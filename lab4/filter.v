==> flow/design.v <==
`timescale 1 ns / 1 ns
module filter
               (
                clk,
                n_reset,
                filter_in,
                filter_out
                );
  input   clk; 
  input   n_reset; 
  input   signed [17:0] filter_in; 
  output reg signed [17:0] filter_out; 
  wire shft_clock; 
  reg [21:0] main_MX;
  wire [21:0] inv_MX;
  wire [24:0] added_result;
  wire signed[24:0] ext_inv_MX;
  wire [19:0] shifted_accumulator;
  wire [17:0] saturated_result;
  reg  signed [17:0] shift_register [0:10];
  reg [3:0] shft_clock_cntr;  
  reg signed [24:0] accumulator;
  integer i; 
	always @(posedge clk, negedge n_reset)
		if (!n_reset) begin
			shft_clock_cntr <= 4'b1110 ; 
		end else begin
			if (shft_clock_cntr == 4'b1110)
				shft_clock_cntr <= 4'b0000;
			else
				shft_clock_cntr <= shft_clock_cntr + 1;
		end
	always @(posedge clk, negedge n_reset)
		begin
		if (!n_reset)
			for(i = 0; i < 11; i = i + 1) 
				shift_register[i] <= 0;
		else
			begin
				if (shft_clock_cntr==4'b1110) begin
					shift_register[0] <= filter_in;
					for(i = 10; i > 0; i = i - 1)
						shift_register[i] <= shift_register[i-1];
				end
			end
		end
	always @ *
		begin
			case (shft_clock_cntr)
				4'b0000: main_MX = shift_register[0];
				4'b0001: main_MX = shift_register[0]<<1 ;
                     		4'b0010: main_MX = shift_register[1]<<3 ;
                     		4'b0011: main_MX = shift_register[2]<<3 ;
                     		4'b0100: main_MX = shift_register[4]<<3 ;
                     		4'b0101: main_MX = shift_register[4]<<1;
                     		4'b0110: main_MX = shift_register[4] ;
                     		4'b0111: main_MX = shift_register[5]<<4 ;
		     		4'b1000: main_MX = shift_register[6]<<3 ;
                     		4'b1001: main_MX = shift_register[6]<<1 ;
                     		4'b1010: main_MX = shift_register[6] ;
                     		4'b1011: main_MX = shift_register[8]<<3 ;
                     		4'b1100: main_MX = shift_register[9]<<3 ;
                     		4'b1101: main_MX = shift_register[10] ;
				default: main_MX = shift_register[10]<<<1;
			endcase
		end
	assign inv_MX = (shft_clock_cntr >= 4'b0100 && shft_clock_cntr <= 4'b1010) ? main_MX:
						(main_MX==22'b1000000000000000000000)?22'b0111111111111111111111:
						~main_MX+1;
	assign ext_inv_MX = $signed(inv_MX); 
	assign added_result = (shft_clock_cntr==4'b0000)? $unsigned(ext_inv_MX) : ($unsigned(accumulator) + $unsigned(ext_inv_MX));
	always @(posedge clk, negedge n_reset)
		begin
		if (!n_reset)
				accumulator <= 0;
		else
			begin
				accumulator <= added_result;
			end
		end
	assign shifted_accumulator = (accumulator + {accumulator[5], {4{~accumulator[5]}}}) >>> 5; 
	assign saturated_result = (shifted_accumulator[19] == 1'b1 & ~(shifted_accumulator[18] & shifted_accumulator[17])) ? 18'b100000000000000000 : (shifted_accumulator[18] == 1'b0 & (shifted_accumulator[18] | shifted_accumulator[17] )) ? 18'b011111111111111111 : shifted_accumulator[17:0]; 
	always @ (posedge clk, negedge n_reset) 
		begin
		if (!n_reset) begin
			filter_out <= 0;
		end
		else begin
		if (shft_clock_cntr==4'b0000)
          filter_out <= saturated_result;
      end
    end  
endmodule   
Reports on filter. Tool output for the design above, in the order of the flow. Lines are those of the file above, counted from 1. Library cell names are shortened. A cell with - has no value.

Top module: filter. Clock input: clk. Library: sky130hd. Timing corner: tt_025C_1v80.

Elaborated design. Source: Yosys, flattened and elaborated. Widths are those after wreduce; folded enables and synchronous resets count as part of the registers. Registers that Yosys merges into a memory's read port (data or address) are not register bits. Print and check cells do not count. Equal cells are merged and count once.

Under register bits stands 245. For input port bits the number is 20. The figure for output and inout port bits is 18. Under cells after elaboration stands 52.

For add/sub/neg operators the number is 4. For $lt $le $gt $ge the number is 2. Under eq/ne operators stands 15. The entry for mux-type cells reads 7. The figure for bitwise gates (word level) is 8. Reduce/logical cells: 2.

Operator list (count): case mux 22 bit (select 14 bit) (1); two-way mux 22 bit (2); two-way mux 18 bit (2); equality test 4 bit with constant B (7); adder 25 bit (1); adder 25 x 5 -> 25 bit (1); two-way mux 25 bit (1); adder 22 x 1 -> 22 bit with constant B (1); equality test 22 bit with constant B (1); NOT 22 bit (1); equality test 4 x 3 -> 1 bit with constant B (4); equality test 4 x 2 -> 1 bit with constant B (2); adder 4 x 1 -> 4 bit with constant B (1); equality test 4 x 1 -> 1 bit with constant B (1); greater-or-equal comparator 4 x 3 -> 1 bit with constant B (1); less-or-equal comparator 4 bit with constant B (1); logical NOT 4 bit (1); two-way mux 4 bit (1); AND 1 bit (3); NOT 1 bit (3); bitwise OR 1 bit (1); logical AND 1 bit (1).

Longest topological paths. Longest topological path by Yosys (ltp), each cell counted once; first at word level (registers and memories cut), then after technology mapping (sequential cells cut; the memories' decode and read muxes count).

Under depth after elaboration stands 8. The entry for ABC_AREA reads 0. The entry for depth in mapped cells reads 24. For depth with buffers taken out the number is 20.

Synthesis result. The flow's flattened synthesis, as Yosys stat reports it; memories are mapped. The netlist is that of the ABC_AREA named above (0 if unset); the other value can give another one.

Cells by type: dfrtp_1 (count 242, total area 6.06E+03 um2); mux2_2 (count 212, total area 2387.29 um2); ha_1 (count 31, total area 387.872 um2); xnor2_1 (count 38, total area 332.819 um2); nor2_1 (count 73, total area 274.013 um2); a21oi_1 (count 54, total area 270.259 um2); nand2_1 (count 70, total area 262.752 um2); mux2i_1 (count 22, total area 220.211 um2); o22ai_1 (count 32, total area 200.192 um2); buf_6 (count 17, total area 191.434 um2); xor2_1 (count 21, total area 183.926 um2); a22oi_1 (count 24, total area 180.173 um2); clkbuf_1 (count 46, total area 172.666 um2); o21ai_0 (count 34, total area 170.163 um2); nand3_1 (count 27, total area 135.13 um2); a21o_1 (count 15, total area 112.608 um2); a31oi_1 (count 17, total area 106.352 um2); a211oi_1 (count 14, total area 105.101 um2).

Other cell types: 65; their cells: 277.

For mapped cells the number is 1266. For synthesis area the number is 13868.3 um2. Under area of sequential cells stands 6134.6 um2. Flip-flops: 245. Under buffer cells stands 80.

Path before layout. OpenSTA on the mapped netlist: ideal clock, no wires. The path of least setup slack (recovery checks aside). Input and output delay are each 20% of the period. Register names are those of the netlist, which keeps one name where synthesis merged equal registers.

Kind: reg-to-reg. Start: register shft_clock_cntr[2]. End: register accumulator[24]. For period the number is 8360 ps. The entry for library setup time reads 80 ps. The figure for launch time at the first pin is 0 ps. For arrival time the number is 4749 ps. The figure for required time is 8280 ps. The entry for path slack reads 3530 ps. The entry for path delay reads 4829 ps. The entry for driving pins on the path reads 23. Buffers on the path: 2. For synthesis period reached the number is 4830 ps.

"path delay" is the arrival time less input delay plus setup time. "driving pins on the path" counts driving pins, that of a launching flip-flop among them; a cell with two outputs on the path counts twice. "synthesis period reached" is the clock period less the worst setup slack; recovery checks do not enter. This is arithmetic on one report: input and output delays are still those of the set period (20% each). The rows between start and end are the longest chain of elaborated cells between them; the timing report does not say that the signal goes this way. Where chains are equally long, one stands for them. Each line given opens the expression or statement behind the cell; cells for indexed reads and writes are added by Yosys, which also makes memories of some case tables. A register here has more assigning lines than the two given.

Cells stage by stage: dfstp_2 buf_6 clkbuf_1 mux2_2 a21oi_1 nor2_1 o22ai_1 ha_1 nand2_1 nor3_1 nand3_1 or3_1 nand2_1 xnor2_1 ha_1 and2_1 a22oi_1 nand2b_1 a221oi_1 o21ai_0 mux2i_1 nor4_1 xnor2_1. For cells in the longest elaborated chain the number is 8. The entry for elaborated cells on any way between the ends reads 25. Classes of those cells: add/sub (2); compare (2); eq/ne (14); mux (4); logic (1); reduce/logical (2).

RTL lines, path after synthesis: start: declaration (RTL line 21) `reg [3:0] shft_clock_cntr;`; start: assignment (RTL line 26) `shft_clock_cntr <= 4'b1110 ;`; start: assignment (RTL line 31) `shft_clock_cntr <= shft_clock_cntr + 1;`; equality test 4 bit (RTL line 49) `case (shft_clock_cntr)`; case mux 22 bit (select 14 bit) (RTL line 49); NOT 22 bit (RTL line 69) `~main_MX+1;`; adder 22 x 1 -> 22 bit (RTL line 69); two-way mux 22 bit (RTL line 68) `(main_MX==22'b1000000000000000000000)?22'b0111111111111111111111:`; two-way mux 22 bit (RTL line 67) `assign inv_MX = (shft_clock_cntr >= 4'b0100 && shft_clock_cntr <= 4'b1010) ? main_MX:`; adder 25 bit (RTL line 71) `assign added_result = (shft_clock_cntr==4'b0000)? $unsigned(ext_inv_MX) : ($unsigned(accumulator) + $unsigned( ...`; two-way mux 25 bit (RTL line 71); end: assignment (RTL line 75) `accumulator <= 0;`; end: assignment (RTL line 78) `accumulator <= added_result;`; end: declaration (RTL line 22) `reg signed [24:0] accumulator;`.

Path in the finished layout. From the final timing report of run 1: the path of least setup slack in the routed layout; clock arrival at registers is part of the times. The report prints the path's times to 10 ps; the period is as set.

Kind: reg-to-reg. Start: register shft_clock_cntr[2]. End: register accumulator[24]. For period the number is 6640 ps. The entry for library setup time reads 80 ps. The figure for launch time at the first pin is 520 ps. For arrival time the number is 5810 ps. The figure for required time is 7080 ps. The entry for path slack reads 1280 ps. The entry for driving pins on the path reads 21. Buffers on the path: 2.

The rows between start and end are the longest chain of elaborated cells between them; the timing report does not say that the signal goes this way. Where chains are equally long, one stands for them. A register here has more assigning lines than the two given.

Cells stage by stage: dfstp_4 buf_8 buf_12 and3_1 o21ai_0 nand4_1 o32a_1 a2111oi_2 nand3_1 or3_1 nand2_1 xnor2_1 ha_1 and2_1 a22oi_1 nand2b_1 a221oi_4 o21ai_0 mux2i_1 nor4_2 xnor2_1. For cells in the longest elaborated chain the number is 8. The entry for elaborated cells on any way between the ends reads 25. Classes of those cells: add/sub (2); compare (2); eq/ne (14); mux (4); logic (1); reduce/logical (2).

RTL lines, path after layout: start: declaration (RTL line 21) `reg [3:0] shft_clock_cntr;`; start: assignment (RTL line 26) `shft_clock_cntr <= 4'b1110 ;`; start: assignment (RTL line 31) `shft_clock_cntr <= shft_clock_cntr + 1;`; equality test 4 bit (RTL line 49) `case (shft_clock_cntr)`; case mux 22 bit (select 14 bit) (RTL line 49); NOT 22 bit (RTL line 69) `~main_MX+1;`; adder 22 x 1 -> 22 bit (RTL line 69); two-way mux 22 bit (RTL line 68) `(main_MX==22'b1000000000000000000000)?22'b0111111111111111111111:`; two-way mux 22 bit (RTL line 67) `assign inv_MX = (shft_clock_cntr >= 4'b0100 && shft_clock_cntr <= 4'b1010) ? main_MX:`; adder 25 bit (RTL line 71) `assign added_result = (shft_clock_cntr==4'b0000)? $unsigned(ext_inv_MX) : ($unsigned(accumulator) + $unsigned( ...`; two-way mux 25 bit (RTL line 71); end: assignment (RTL line 75) `accumulator <= 0;`; end: assignment (RTL line 78) `accumulator <= added_result;`; end: declaration (RTL line 22) `reg signed [24:0] accumulator;`.

Subject: filter on sky130hd, stored results

Hello all,

Below are 2 stored runs of the flow (Yosys, OpenROAD; platform sky130hd) on filter, each with its settings and what was measured, unordered. Constraints: input delay and output delay 20% of the set period each, output load 0.01 pF. "power": no workload was simulated; the value follows from the tool's default switching activity.

Files of run 1:
==> flow/run.sh <==
#!/bin/bash
# the make line also repeats the synthesis and layout settings of config.mk as NAME=value (left out here)
make -C /OpenROAD-flow-scripts/flow DESIGN_CONFIG=/design/flow/config.mk WORK_HOME=/design/flow/orfs CLKGATE_MAP_FILE= finish
==> flow/config.mk <==
export PLATFORM = sky130hd
export DESIGN_NAME = filter
export DESIGN_NICKNAME = filter
export VERILOG_FILES = /design/flow/design.v
export SDC_FILE = /design/flow/constraint.sdc
export NUM_CORES = 4
export LEC_CHECK = 0
export ABC_AREA = 0
export CAP_MARGIN = 20
export CORE_MARGIN = 5
export CORE_UTILIZATION = 62
export CTS_CLUSTER_DIAMETER = 359
export GPL_ROUTABILITY_DRIVEN = 1
export MAX_ROUTING_LAYER = met5
export MIN_ROUTING_LAYER = met1
export PLACE_DENSITY = 0.56
export SETUP_SLACK_MARGIN = 1.06
export SLEW_MARGIN = 20
==> flow/constraint.sdc <==
create_clock -name core_clock -period 6.64 [get_ports {clk}]
set_input_delay 1.3280 -clock core_clock [delete_from_list [all_inputs] [get_ports {clk}]]
set_output_delay 1.3280 -clock core_clock [all_outputs]
set_load 0.01 [all_outputs]

Results of run 1. The Yosys chip area after synthesis stands at 13,868.3 um2. The die footprint reads 25,459.4 um2. The measured std-cell area (final layout) is 15,404.8 um2. For the post-layout utilization the run shows 70.2%. The worst setup slack after layout stands at 1,277 ps. The power is 0.003924 W.

Files of run 2:
==> flow/run.sh <==
#!/bin/bash
# the make line also repeats the synthesis and layout settings of config.mk as NAME=value (left out here)
make -C /OpenROAD-flow-scripts/flow DESIGN_CONFIG=/design/flow/config.mk WORK_HOME=/design/flow/orfs CLKGATE_MAP_FILE= finish
==> flow/config.mk <==
export PLATFORM = sky130hd
export DESIGN_NAME = filter
export DESIGN_NICKNAME = filter
export VERILOG_FILES = /design/flow/design.v
export SDC_FILE = /design/flow/constraint.sdc
export NUM_CORES = 4
export LEC_CHECK = 0
export CAP_MARGIN = 20
export CORE_MARGIN = 2
export CORE_UTILIZATION = 40
export SETUP_SLACK_MARGIN = 0.74
export SLEW_MARGIN = 20
==> flow/constraint.sdc <==
create_clock -name core_clock -period 4.92 [get_ports {clk}]
set_input_delay 0.9840 -clock core_clock [delete_from_list [all_inputs] [get_ports {clk}]]
set_output_delay 0.9840 -clock core_clock [all_outputs]
set_load 0.01 [all_outputs]

Results of run 2. The Yosys chip area after synthesis stands at 13,868.3 um2. The die footprint reads 36,176.0 um2. The measured std-cell area (final layout) is 17,312.9 um2. For the post-layout utilization the run shows 50.4%. The worst setup slack after layout stands at 21 ps. The power is 0.005758 W.

Thanks
